==> flow/design.v <==
module RAMqueue(clk, we, waddr, wdata, raddr, rdata);
parameter ENTRIES = 384;
parameter LOG2 = 9;
input clk, we;
input [LOG2-2:0] wdata;
input [LOG2-1:0] waddr, raddr;
output reg [LOG2-2:0] rdata;
reg [LOG2-1:0] mem [0:ENTRIES-1];
always @(posedge clk)
	begin
	if (we==1)
		begin	
		mem[waddr] <= wdata;
		end
	rdata <= mem[raddr];
	end
endmodule
# Reports on RAMqueue
# Tool output for the design above, in the order of the flow.
# Line numbers count from 1 in the design file above.
# Not given: -
# inputs
top_module	RAMqueue
clock	clk
cell_library	sky130hd
lib_corner	tt_025C_1v80

# Elaborated design
# Yosys after proc, flatten, opt, wreduce and memory -nomap, before mapping. Enables and synchronous resets that opt folds into registers are not counted as muxes. Memory bits, and registers merged into a memory's read port (data or address), are not among the register bits. Print and check cells are not counted. Equal cells are merged and count once.
# Yosys's memory passes give these memory sizes; they may raise the number of words (mostly to a power of two), join words into wider ones and drop unused or constant bits.
# bits
clocked_rd_ports_x_width	9
in_bits	28
register_bits	0
wordCells	4
output_inout_bits	8
mem_count	1
mem_bits_rw	3456
# mem_list
memory	words	width	rd	wr	line	rtl
mem	384	9	1	1	8	reg [LOG2-1:0] mem [0:ENTRIES-1];
# classes
mux	3
# ops
cell	n
9-bit two-way mux	2
1-bit two-way mux	1

# Longest topological paths
# Depth = most cells in a row (Yosys ltp): at word level without a register or memory, in the mapped netlist without a sequential cell, where the memories' decode and read muxes count.
# depth
word_depth	1
abc_area	0
mapped_depth	14
depth_no_buf	7

# Netlist
# The flow's flattened synthesis, as Yosys stat reports it; memories are mapped. The netlist is that of the ABC_AREA named above (0 if unset); the other value can give another one.
# The area totals of this step are shown rounded.
# synth_totals
buf_cells	322
cell_count	5412
area_um2	120000
seq_area_um2	92000
flip_flops	3080
# types
cell_type	n
sky130_fd_sc_hd__edfxtp_1	3072
sky130_fd_sc_hd__mux4_2	778
sky130_fd_sc_hd__mux2i_1	181
sky130_fd_sc_hd__nor2_1	412
sky130_fd_sc_hd__a22oi_1	128
sky130_fd_sc_hd__buf_6	59
sky130_fd_sc_hd__clkbuf_1	124
sky130_fd_sc_hd__buf_2	84
sky130_fd_sc_hd__nand2_1	105
sky130_fd_sc_hd__a21oi_1	48
sky130_fd_sc_hd__nand3_1	46
sky130_fd_sc_hd__a221oi_1	25
sky130_fd_sc_hd__a22o_1	21
sky130_fd_sc_hd__o22ai_1	29
sky130_fd_sc_hd__dfxtp_1	8
sky130_fd_sc_hd__buf_4	21
sky130_fd_sc_hd__nor2b_1	24
sky130_fd_sc_hd__a31oi_1	23
# Other cell types: 47; their cells: 224.

# Path before layout
# Path of least setup slack by OpenSTA after synthesis, without wires, with an ideal clock, recovery checks aside; 20% of the period is set as input and as output delay. Where synthesis merged equal registers, the netlist keeps one of their names.
# synth_path
path_type	input -> register
start	in raddr[0]
end	reg rdata[0]
path_slack_ns	0.408
required_time_ns	3.104
input_delay_ns	0.644
path_stages	9
clock_period_ns	3.22
path_delay_ns	2.167
arrival_ns	2.695
t_first_pin_ns	0.644
period_less_setup_slack_ns	2.812
# "path_delay_ns" = arrival - input delay + setup time.
# "path_stages" counts driving pins, that of a launching flip-flop among them; a cell with two outputs on the path counts twice.
# "period_less_setup_slack_ns" is the clock period less the worst setup slack; recovery checks do not enter. This is arithmetic on one report: input and output delays are still those of the set period (20% each).
# synth_between
cell_sequence	sky130_fd_sc_hd__buf_6 -> sky130_fd_sc_hd__buf_12 -> sky130_fd_sc_hd__buf_6 -> sky130_fd_sc_hd__buf_2 -> sky130_fd_sc_hd__mux4_2 -> sky130_fd_sc_hd__mux4_2 -> sky130_fd_sc_hd__a22oi_1 -> sky130_fd_sc_hd__nand3_1 -> sky130_fd_sc_hd__o211a_1
# synth_lines
element	line	rtl
start: declaration	6	input [LOG2-1:0] waddr, raddr;
end: declaration	7	output reg [LOG2-2:0] rdata;
# Chain of elaborated cells between the ends: none given.

# Path in the finished layout
# From the final timing report of flow run 2: the path of least setup slack in the routed layout; clock arrival at registers is part of the times.
# layout_path
path_type	input -> register
start	in raddr[0]
end	reg rdata[5]
path_slack_ns	0.44
input_delay_ns	0.88
arrival_ns	4.65
clock_period_ns	4.38
path_stages	11
required_time_ns	5.08
t_first_pin_ns	0.88
# layout_between
cell_sequence	sky130_fd_sc_hd__buf_16 -> sky130_fd_sc_hd__buf_12 -> sky130_fd_sc_hd__mux4_2 -> sky130_fd_sc_hd__mux2i_1 -> sky130_fd_sc_hd__o22ai_1 -> sky130_fd_sc_hd__o31ai_1 -> sky130_fd_sc_hd__buf_4 -> sky130_fd_sc_hd__nand4_1 -> sky130_fd_sc_hd__a221oi_1 -> sky130_fd_sc_hd__buf_4 -> sky130_fd_sc_hd__a311oi_1
# layout_lines
element	line	rtl
start: declaration	6	input [LOG2-1:0] waddr, raddr;
end: declaration	7	output reg [LOG2-2:0] rdata;
# Chain of elaborated cells between the ends: none given.

# Stored flow runs of RAMqueue (2 of them; Yosys, OpenROAD, sky130hd). They differ in their settings and are not a sequence. Constraints: input delay and output delay 20% of the set period each, output load 0.01 pF.
# "timing.achieved_period_ns": clock period set for the run, less the worst setup slack. It is reckoned from that one timing run; input and output delays stay at 20% of the period that was set.
# Values from the reports are rounded here.
# A setting shown as . is not set for that run.
# Results: . = not shown.
stored run	period_ns	CORE_UTILIZATION	PLACE_DENSITY_LB_ADDON	CORE_MARGIN	CELL_PAD_IN_SITES_DETAIL_PLACEMENT	TNS_END_PERCENT	ABC_AREA	GPL_TIMING_DRIVEN	GPL_ROUTABILITY_DRIVEN	CTS_CLUSTER_SIZE	CAP_MARGIN	SLEW_MARGIN	SETUP_SLACK_MARGIN	MIN_ROUTING_LAYER	post_synth_area_um2	die_area_um2	layout_stdcell_area_um2	worstSetupSlack_ns	fin_tns_ns	timing.achieved_period_ns
flow run 1	5.86	70	0.02	2	1	100	0	1	0	43	40	20	.	.	.	.	.	.	.	.
flow run 2	4.38	24	.	7	.	.	.	.	1	.	20	20	0.07	met1	120000	520000	140000	0.44	0.000	3.942
# Flow run 1: not finished: routing ended with error GRT-0228
