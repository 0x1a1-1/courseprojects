==> flow/design.v <==
module SPI_RX(clk, rst_n, SS_n, SCLK, MOSI, edg, len8_16, mask, match, SPItrig);
input clk, rst_n;
input SS_n, SCLK, MOSI, edg, len8_16;
input [15:0] mask, match;
output SPItrig;    
logic SCLK_rise, SCLK_fall, shift;
logic SCLK_ff1, SCLK_ff2, SCLK_ff3, MOSI_ff1, MOSI_ff2, MOSI_ff3;
logic SS_n_ff1, SS_n_ff2, SS_n_ff3; 
logic [15:0] shft_reg, match_result;
always_ff @(posedge clk) begin
	MOSI_ff1 <= MOSI;
	MOSI_ff2 <= MOSI_ff1;
	MOSI_ff3 <= MOSI_ff2;
end
always_ff @(posedge clk) begin
		SS_n_ff1 <= SS_n;
		SS_n_ff2 <= SS_n_ff1; 
		SS_n_ff3 <= SS_n_ff2;
end
always_ff @(posedge clk) begin
		SCLK_ff1 <= SCLK;
		SCLK_ff2 <= SCLK_ff1;
		SCLK_ff3 <= SCLK_ff2;
end
assign SCLK_rise = (SCLK_ff3==0 && SCLK_ff2==1)? 1 : 0;
assign SCLK_fall = (SCLK_ff3==1 && SCLK_ff2==0)? 1 : 0;
assign shift = (edg == 1)? ((SCLK_rise==1)? 1 : 0) : ((SCLK_fall==1)? 1 : 0);
always_ff @(posedge clk, negedge rst_n) begin
	if (!rst_n)
		shft_reg <= 16'h0000;
	else
		shft_reg <= (shift==1)? {shft_reg[14:0], MOSI_ff3} : shft_reg;
end
assign match_result = ((match) ~^ (shft_reg)) | mask; 		 
assign SPItrig = ( SS_n == 1 && match_result[7:0]==8'hff ) ? ( (len8_16==1) ? 1 : ( (match_result[15:8]==8'hff)? 1 : 0 ) )  : 0 ;  
endmodule
### Step by step through the tools: SPI_RX

Tool output for the design above, in the order of the flow.
Lines are those of the file above, counted from 1.
Operators: Yosys type, input widths -> output width; for muxes data width and select width s.
Cell names lack the library's common part.
The mark -- stands for no value.

* top module: SPI_RX
* clock port: clk
* cell library: sky130hd
* corner: tt_025C_1v80

### Word level

Counts by Yosys on the flattened word-level netlist (proc, flatten, opt, wreduce; memories kept). Register bits leave out memories and registers merged into their read ports (data or address); mux counts leave out enables and synchronous resets folded into registers. Print and check cells are left out. Cells with the same type and inputs are merged into one.

* output and inout bits: 1
* bits of input ports: 39
* cells after elaboration: 24
* register bits: 22

* reduce/logical cells: 3
* bitwise operators: 4
* mux-type cells: 8
* equality and inequality tests: 2

Operator list (count)
* $or 16x16->16: 1
* $xnor 16x16->16: 1
* $eq 8x8->1 const B: 2
* $mux 1: 8
* $logic_and 1x1->1: 3
* $not 1->1: 2

### Logic depth

Longest topological path by Yosys (ltp), each cell counted once; first at word level (registers and memories cut), then after technology mapping (sequential cells cut; the memories' decode and read muxes count).

* depth after elaboration: 6
* ABC_AREA: 0
* mapped depth: 5
* depth with buffers taken out: 4

### Synthesis result

Source: synth_stat.txt of the flow (Yosys; design flattened, memories mapped). It holds for the ABC_AREA given above (unset counts as 0); a run with the other value may have another netlist.

Cells by type
* dfrtp_1: count 16, area in all 400.384 um^2
* mux2_4: count 10, area in all 150.144 um^2
* xnor2_1: count 16, area in all 140.134 um^2
* dfxtp_1: count 6, area in all 120.115 um^2
* mux2_2: count 6, area in all 67.565 um^2
* o22ai_1: count 7, area in all 43.792 um^2
* a21oi_4: count 1, area in all 16.266 um^2
* buf_8: count 1, area in all 15.014 um^2
* nor2_1: count 3, area in all 11.261 um^2
* o211a_1: count 1, area in all 10.01 um^2
* nor2_2: count 1, area in all 6.256 um^2
* nor4_1: count 1, area in all 6.256 um^2
* nor3_1: count 1, area in all 5.005 um^2
* o21ai_0: count 1, area in all 5.005 um^2
* nand2_1: count 1, area in all 3.754 um^2

* flip-flops: 22
* area of sequential cells: 520.5 um^2
* cell area after synthesis: 1001.0 um^2
* buffers: 1
* standard cells after synthesis: 72

### Path before layout

Source: OpenSTA report_checks on the synthesized netlist (no wires, ideal clock, input and output delay 20% of the period each), path of least setup slack; recovery checks are left aside. Register names are those of the netlist, which keeps one name where synthesis merged equal registers.

* path kind: flip-flop to output port
* start: register shft_reg[12]
* end: output port SPItrig
* clock period: 1.81 ns
* driving pins on the path: 5
* data required time: 1.448 ns
* time at the first pin: 0.000 ns
* arrival time: 1.068 ns
* path slack: 0.380 ns
* path buffers: 0
* path delay: 1.068 ns
* external output delay: 0.362 ns
* synthesis period reached: 1.43 ns

"path delay" is the arrival time less input delay plus setup time.
A path that ends at an output port has no setup time.
"driving pins on the path" counts driving pins, that of a launching flip-flop among them; a cell with two outputs on the path counts twice.
"synthesis period reached" = period - worst setup slack (recovery checks aside). The figure is calculated, with input and output delays left at 20% of the set period.
Between the ends stands the longest chain of elaborated cells between them, by number of cells; it is not shown to be the way that was timed. Of several equally long chains one is given.
Each line given opens the expression or statement behind the cell; cells for indexed reads and writes are added by Yosys, which also makes memories of some case tables.

* path through: dfrtp_1 > xnor2_1 > o22ai_1 > nor4_1 > o211a_1
* length of the longest elaborated chain: 6
* elaborated cells between the ends (all ways): 6
* RTL lines with such cells: 2
* those cells by class: 1 x eq/ne; 3 x mux; 2 x logic

Ends and longest elaborated chain, post-synthesis
* start, declared: RTL line 9 `logic [15:0] shft_reg, match_result;`
* start, assigned: RTL line 30 `shft_reg <= 16'h0000;`
* start, assigned: RTL line 32 `shft_reg <= (shift==1)? {shft_reg[14:0], MOSI_ff3} : shft_reg;`
* $xnor 16x16->16: RTL line 34 `assign match_result = ((match) ~^ (shft_reg)) | mask;`
* $or 16x16->16: RTL line 34
* $eq 8x8->1: RTL line 35 `assign SPItrig = ( SS_n == 1 && match_result[7:0]==8'hff ) ? ( (len8_16==1) ? 1 : ( (match_result[15:8]==8'hff ...`
* $mux 1 x3: RTL line 35
* end, declared: RTL line 5 `output SPItrig;`

### Timing after layout

From the final timing report of run 1: the path of least setup slack in the routed layout; clock arrival at registers is part of the times.

* path kind: flip-flop to output port
* start: register shft_reg[12]
* end: output port SPItrig
* data required time: 1.44 ns
* driving pins on the path: 6
* path slack: -0.08 ns
* arrival time: 1.52 ns
* path buffers: 1
* clock period: 1.8 ns
* external output delay: 0.36 ns
* time at the first pin: 0.25 ns

Between the ends stands the longest chain of elaborated cells between them, by number of cells; it is not shown to be the way that was timed. Of several equally long chains one is given.

* path through: dfrtp_1 > xnor2_2 > o22ai_2 > nor4_2 > o211a_1 > buf_2
* length of the longest elaborated chain: 6
* elaborated cells between the ends (all ways): 6
* RTL lines with such cells: 2
* those cells by class: 1 x eq/ne; 3 x mux; 2 x logic

Ends and longest elaborated chain, after layout
* start, declared: RTL line 9 `logic [15:0] shft_reg, match_result;`
* start, assigned: RTL line 30 `shft_reg <= 16'h0000;`
* start, assigned: RTL line 32 `shft_reg <= (shift==1)? {shft_reg[14:0], MOSI_ff3} : shft_reg;`
* $xnor 16x16->16: RTL line 34 `assign match_result = ((match) ~^ (shft_reg)) | mask;`
* $or 16x16->16: RTL line 34
* $eq 8x8->1: RTL line 35 `assign SPItrig = ( SS_n == 1 && match_result[7:0]==8'hff ) ? ( (len8_16==1) ? 1 : ( (match_result[15:8]==8'hff ...`
* $mux 1 x3: RTL line 35
* end, declared: RTL line 5 `output SPItrig;`

Wiki page: SPI_RX / flow data

Design SPI_RX on sky130hd. What follows are 2 stored runs of the flow, each under its own settings; their order means nothing. The constraints put input and output delay at 20% of the set period each and load the outputs with 0.01 pF.
By "clock period achieved" is meant the clock period of the run minus its worst setup slack. This is arithmetic on one report: input and output delays are still those of the set period (20% each).
"critical path time" = time allowed to the worst setup path (clock period - input delay - output delay, where it has them) - its slack; a late launch clock adds to it, a late capture clock takes from it.
"total power of the final layout": no workload was simulated; the value follows from the tool's default switching activity.

### Run 1

Settings: `period_ns=1.8`, `CORE_UTILIZATION=19`, `SETUP_SLACK_MARGIN=-0.16`, `PLACE_DENSITY=0.4`, `CELL_PAD_IN_SITES_GLOBAL_PLACEMENT=1`, `CELL_PAD_IN_SITES_DETAIL_PLACEMENT=2`, `GPL_TIMING_DRIVEN=1`, `GPL_ROUTABILITY_DRIVEN=0`, `CTS_CLUSTER_DIAMETER=143`, `CAP_MARGIN=15`, `MAX_ROUTING_LAYER=met5`, `CORE_MARGIN=2`, `SLEW_MARGIN=20`

- Yosys chip area after synthesis: 1001.0 um^2
- Area of the die: 5864.5 um^2
- Std-cell area (final layout): 1707.9 um^2
- Utilization: 0.334
- Worst setup slack after layout: -0.081 ns
- Sum of negative setup slack: -0.081 ns
- Total power of the final layout: 1918 µW
- Clock period achieved: 1.881 ns
- Critical path time: 1.52 ns
- Class of the worst setup path: flip-flop to output port

### Run 2

Settings: `period_ns=0.759`, `CORE_UTILIZATION=52`, `SETUP_SLACK_MARGIN=0.14`, `PLACE_DENSITY_LB_ADDON=0.14`, `CORE_ASPECT_RATIO=1.22`, `CELL_PAD_IN_SITES_DETAIL_PLACEMENT=0`, `TNS_END_PERCENT=25`, `SLEW_MARGIN=20`, `CAP_MARGIN=20`, `CORE_MARGIN=2`

- Yosys chip area after synthesis: 1001.0 um^2
- Area of the die: 2293.6 um^2
- Std-cell area (final layout): 1662.8 um^2
- Utilization: 0.92
- Worst setup slack after layout: -1.180 ns
- Sum of negative setup slack: -9.050 ns
- Total power of the final layout: 4679 µW
- Clock period achieved: 1.939 ns
- Critical path time: 1.79 ns
- Class of the worst setup path: flip-flop to output port
