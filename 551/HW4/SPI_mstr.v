==> flow/design.v <==
module SPI_mstr(clk,rst_n,SS_n,SCLK,wrt,done,data_out,MOSI,pos_edge,width8);
  input clk,rst_n,wrt;
  input [15:0] data_out;					 
  input pos_edge;							 
  input width8;								 
  output SS_n,SCLK,done,MOSI;
  reg [1:0] state,nstate;
  reg [4:0] dec_cntr;
  reg [4:0] bit_cntr;
  reg [15:0] shft_reg;			 
  reg done;
  reg SS_n;
  reg rst_cnt,en_cnt,shft;
  localparam IDLE = 2'b00;
  localparam BITS = 2'b01;
  localparam TRAIL = 2'b10;
  localparam WAIT_DONE = 2'b11;
  always @(posedge clk, negedge rst_n)
    if (!rst_n)
      state <= IDLE;
    else
      state <= nstate;
  always @(posedge clk, negedge rst_n)
    if (!rst_n)
	  shft_reg <= 16'h0000;
	else if (wrt)
      shft_reg <= data_out;
    else if (shft)
      shft_reg <= {shft_reg[14:0],1'b0};
  always @(posedge clk)
    if (rst_cnt)
      bit_cntr <= 5'b00000;
    else if (en_cnt)
      bit_cntr <= bit_cntr + 1;
  always @(posedge clk)
    if (rst_cnt)
      dec_cntr <= 5'b01011;
    else
      dec_cntr <= dec_cntr + 1;
  assign SCLK = dec_cntr[4];
  always @(state, wrt, dec_cntr, bit_cntr)
    begin
      rst_cnt = 0; 
      SS_n = 1;
      en_cnt = 0;
      shft = 0;
      done = 1;
	  nstate = IDLE;
      case (state)
        IDLE : begin
          rst_cnt = 1;
          if (wrt) 
            nstate = BITS;
          else
 		    nstate = IDLE;
        end
        BITS : begin
		  done = 0;
          SS_n = 0;
          en_cnt = (pos_edge) ? (~dec_cntr[4] & &dec_cntr[3:0]) : &dec_cntr;
          shft = en_cnt;
          if ((~width8 && (bit_cntr==5'h10)) || (width8 & (bit_cntr==5'h08))) 
            nstate = TRAIL;
          else
            nstate = BITS;         
        end
        TRAIL : begin
		  done = 0;
          SS_n = 0;
          if (&dec_cntr[3:1]) begin
		    rst_cnt = 1;
            nstate = WAIT_DONE;
		  end else
		    nstate = TRAIL;
        end
		WAIT_DONE : begin
		  done = 0;
		  if (&dec_cntr[3:1])
		    nstate = IDLE;
		  else
		    nstate = WAIT_DONE;
		end
      endcase
    end
  assign MOSI = shft_reg[15];
endmodule 
### Step by step through the tools: SPI_mstr

Tool output for the design above, in the order of the flow.
Line numbers count from 1 in the design file above.
Library cell names are shortened.
A cell with -- has no value.

* top: SPI_mstr
* clock port: clk
* cell library: sky130hd
* timing corner: tt_025C_1v80

### Elaborated design

Counts by Yosys on the flattened word-level netlist (proc, flatten, opt, wreduce; memories kept). Register bits leave out memories and registers merged into their read ports (data or address). Print and check cells are left out.

* cells after elaboration: 40
* input port bits: 21
* register bits after elaboration: 28

* mux-type cells: 13
* $add $sub $neg: 2
* eq/ne operators: 5
* bitwise operators: 4
* reduce/logical cells: 12

Operators by type and width (count)
* 2-to-1 mux 16 bit: 2
* adder 5 x 1 -> 5 bit with constant B: 2
* parallel mux 2 bit (select 4 bit): 1
* OR reduction 2 bit: 3
* OR reduction 3 bit: 2
* parallel mux 1 bit (select 2 bit): 3
* equality test 5 x 4 -> 1 bit with constant B: 1
* equality test 5 bit with constant B: 1
* AND reduction 5 bit: 1
* equality test 2 bit with constant B: 2
* AND reduction 4 bit: 1
* 2-to-1 mux 2 bit: 2
* 2-to-1 mux 1 bit: 4
* AND reduction 3 bit: 1
* parallel mux 1 bit (select 3 bit): 1
* bitwise AND 1 bit: 2
* NOT 1 bit: 2
* equality test 2 x 1 -> 1 bit with constant B: 1
* logical NOT 2 bit: 1
* nonzero test 2 bit: 1
* logical AND 1 bit: 1
* logical OR 1 bit: 1

### Longest topological paths

Depth = most cells in a row (Yosys ltp): at word level without a register or memory, in the mapped netlist without a sequential cell, where the memories' decode and read muxes count.

* depth after elaboration: 6
* ABC_AREA: 1
* depth in mapped cells: 12
* mapped depth without buffers: 11

### After synthesis

The flow's flattened synthesis, as Yosys stat reports it; memories are mapped. The netlist is that of the ABC_AREA named above (0 if unset); the other value can give another one.

Cell types
* dfrtp_1: count 19, total area 475.456 um^2
* nand2_1: count 58, total area 217.709 um^2
* dfxtp_1: count 10, total area 200.192 um^2
* o21ai_0: count 23, total area 115.11 um^2
* inv_1: count 29, total area 108.854 um^2
* o21ai_2: count 10, total area 87.584 um^2
* ha_1: count 5, total area 62.56 um^2
* nand2_2: count 7, total area 43.792 um^2
* nand3_1: count 8, total area 40.038 um^2
* nand2_4: count 3, total area 33.782 um^2
* nor2_1: count 9, total area 33.782 um^2
* dfstp_2: count 1, total area 26.275 um^2
* buf_12: count 1, total area 20.019 um^2
* nand4_1: count 3, total area 18.768 um^2
* a21oi_1: count 3, total area 15.014 um^2
* buf_8: count 1, total area 15.014 um^2
* inv_2: count 3, total area 11.261 um^2
* nor2_4: count 1, total area 11.261 um^2

Other cell types: 9; their cells: 10.

* standard cells after synthesis: 204
* buffer cells: 6
* area of sequential cells: 701.9 um^2
* flip-flop cells: 30
* synthesis area: 1596.5 um^2

### Timing after synthesis

Path of least setup slack by OpenSTA after synthesis, without wires, with an ideal clock, recovery checks aside; 20% of the period is set as input and as output delay. Where synthesis merged equal registers, the netlist keeps one of their names.

* kind: register -> register
* from: register dec_cntr[0]
* to: register shft_reg[11]
* data arrival time: 1.445 ns
* delay of the path: 1.562 ns
* library setup time: 0.117 ns
* stages on the path: 13
* period: 2.31 ns
* data required time: 2.193 ns
* setup slack: 0.748 ns
* period reached after synthesis: 1.562 ns

"delay of the path" = arrival - input delay + setup time.
"stages on the path": output pins that drive a net of the path, with the launching flip-flop's if there is one; two outputs of one cell count as two.
"period reached after synthesis" = period - worst setup slack (recovery checks aside). The figure is calculated, with input and output delays left at 20% of the set period.
The rows between start and end are the longest chain of elaborated cells between them; the timing report does not say that the signal goes this way. Where chains are equally long, one stands for them.
A line is the first line of the expression or statement that the cell stems from. Yosys adds cells for indexed reads and writes and turns some case tables into memories.
At most two assigning lines are given for a register; there are more.

* cell sequence: dfxtp_1 ha_1 nand2_1 nor2_1 ha_1 nand2_2 nand2_2 nand2_4 nand2_4 buf_8 buf_12 nand2_2 o21ai_2
* length of the longest elaborated chain: 6
* elaborated cells between the ends (all ways): 8
* RTL lines with such cells: 4
* classes of those cells: mux: 4; logic: 1; reduce/logical: 3

Ends and longest elaborated chain, after synthesis
* start, declared: line 8 `reg [4:0] dec_cntr;`
* start, assigned: line 37 `dec_cntr <= 5'b01011;`
* start, assigned: line 39 `dec_cntr <= dec_cntr + 1;`
* AND reduction 4 bit: line 60 `en_cnt = (pos_edge) ? (~dec_cntr[4] & &dec_cntr[3:0]) : &dec_cntr;`
* bitwise AND 1 bit: line 60
* 2-to-1 mux 1 bit: line 60
* parallel mux 1 bit (select 2 bit): line 49 `case (state)`
* 2-to-1 mux 16 bit: line 28 `else if (shft)`
* 2-to-1 mux 16 bit: line 26 `else if (wrt)`
* end, assigned: line 27 `shft_reg <= data_out;`
* end, assigned: line 29 `shft_reg <= {shft_reg[14:0],1'b0};`
* end, declared: line 10 `reg [15:0] shft_reg;`

### Timing after layout

Path of least setup slack in the final report of job 1 (OpenROAD, finished layout, wires in). Where an end is a register, its clock arrival counts in the times.

* kind: register -> output
* from: register state
* to: output done
* period: 2.26 ns
* data required time: 1.81 ns
* setup slack: 0.25 ns
* data arrival time: 1.56 ns
* stages on the path: 5

Where an end lacks its bit number, it is one bit of the signal, or one of the new flip-flops if synthesis recoded a state register.

* cell sequence: dfrtp_1 inv_1 nand3_1 inv_1 clkdlybuf4s50_1

Ends and longest elaborated chain, after layout
* start, declared: line 7 `reg [1:0] state,nstate;`
* start, assigned: line 20 `state <= IDLE;`
* start, assigned: line 22 `state <= nstate;`
* end, declared: line 6 `output SS_n,SCLK,done,MOSI;`

Chain of elaborated cells between the ends: none given.

Subject: SPI_mstr on sky130hd, stored results

Hello all,

Top module SPI_mstr; platform sky130hd; tools Yosys and OpenROAD; 2 stored runs in no particular order. Input and output delays are each 20% of the period that was set; the output load is 0.01 pF.
By "clock period achieved" is meant the clock period of the run minus its worst setup slack. This is arithmetic on one report: input and output delays are still those of the set period (20% each).
By "time used up by the worst setup path" is meant the share of the clock period that the worst setup path is allowed (20% is reserved at inputs, 20% at outputs), minus its slack. Clock arrival times at its registers enter into it.
By "total power of the final layout" is meant OpenSTA's value without simulated activity: inputs other than the clock are taken to toggle once in ten clock periods, and the tool carries that through the logic.

### Job 1

==> flow/run.sh <==
#!/bin/bash
# the make line also repeats the synthesis and layout settings of config.mk as NAME=value (left out here)
make -C /OpenROAD-flow-scripts/flow DESIGN_CONFIG=/design/flow/config.mk WORK_HOME=/design/flow/orfs CLKGATE_MAP_FILE= finish
==> flow/config.mk <==
export PLATFORM = sky130hd
export DESIGN_NAME = SPI_mstr
export DESIGN_NICKNAME = SPI_mstr
export VERILOG_FILES = /design/flow/design.v
export SDC_FILE = /design/flow/constraint.sdc
export NUM_CORES = 4
export LEC_CHECK = 0
export ABC_AREA = 1
export CAP_MARGIN = 25
export CELL_PAD_IN_SITES_GLOBAL_PLACEMENT = 1
export CORE_ASPECT_RATIO = 1.46
export CORE_MARGIN = 2
export CORE_UTILIZATION = 15
export CTS_CLUSTER_SIZE = 14
export PLACE_DENSITY = 0.68
export SLEW_MARGIN = 20
export TNS_END_PERCENT = 85
==> flow/constraint.sdc <==
create_clock -name core_clock -period 2.26 [get_ports {clk}]
set_input_delay 0.4520 -clock core_clock [delete_from_list [all_inputs] [get_ports {clk}]]
set_output_delay 0.4520 -clock core_clock [all_outputs]
set_load 0.01 [all_outputs]

Results of job 1:
- Time used up by the worst setup path: 1.56 ns
- Type of the worst setup path: register -> output
- Worst hold slack in the final report: 0.427 ns
- Setup TNS: 0.000 ns
- Clock period achieved: 2.013 ns
- Total power of the final layout: 2.144 mW
- Setup slack of the worst path: 0.247 ns
- Utilization: 20.4 %
- Yosys chip area after synthesis: 1,596.5 um^2
- Standard-cell area after layout: 2,115.8 um^2
- Total die area: 11,499.6 um^2

### Job 2

==> flow/run.sh <==
#!/bin/bash
# the make line also repeats the synthesis and layout settings of config.mk as NAME=value (left out here)
make -C /OpenROAD-flow-scripts/flow DESIGN_CONFIG=/design/flow/config.mk WORK_HOME=/design/flow/orfs CLKGATE_MAP_FILE= finish
==> flow/config.mk <==
export PLATFORM = sky130hd
export DESIGN_NAME = SPI_mstr
export DESIGN_NICKNAME = SPI_mstr
export VERILOG_FILES = /design/flow/design.v
export SDC_FILE = /design/flow/constraint.sdc
export NUM_CORES = 4
export LEC_CHECK = 0
export ABC_AREA = 0
export CAP_MARGIN = 40
export CELL_PAD_IN_SITES_DETAIL_PLACEMENT = 1
export CELL_PAD_IN_SITES_GLOBAL_PLACEMENT = 0
export CORE_ASPECT_RATIO = 0.53
export CORE_MARGIN = 7
export CORE_UTILIZATION = 28
export PLACE_DENSITY = 0.71
export SLEW_MARGIN = 20
==> flow/constraint.sdc <==
create_clock -name core_clock -period 2.94 [get_ports {clk}]
set_input_delay 0.5880 -clock core_clock [delete_from_list [all_inputs] [get_ports {clk}]]
set_output_delay 0.5880 -clock core_clock [all_outputs]
set_load 0.01 [all_outputs]

Results of job 2:
- Time used up by the worst setup path: 1.64 ns
- Type of the worst setup path: register -> output
- Worst hold slack in the final report: 0.406 ns
- Setup TNS: 0.000 ns
- Clock period achieved: 2.231 ns
- Total power of the final layout: 1.173 mW
- Setup slack of the worst path: 0.709 ns
- Utilization: 36.6 %
- Yosys chip area after synthesis: 1,498.9 um^2
- Standard-cell area after layout: 1,888.1 um^2
- Total die area: 7,701.8 um^2

Thanks
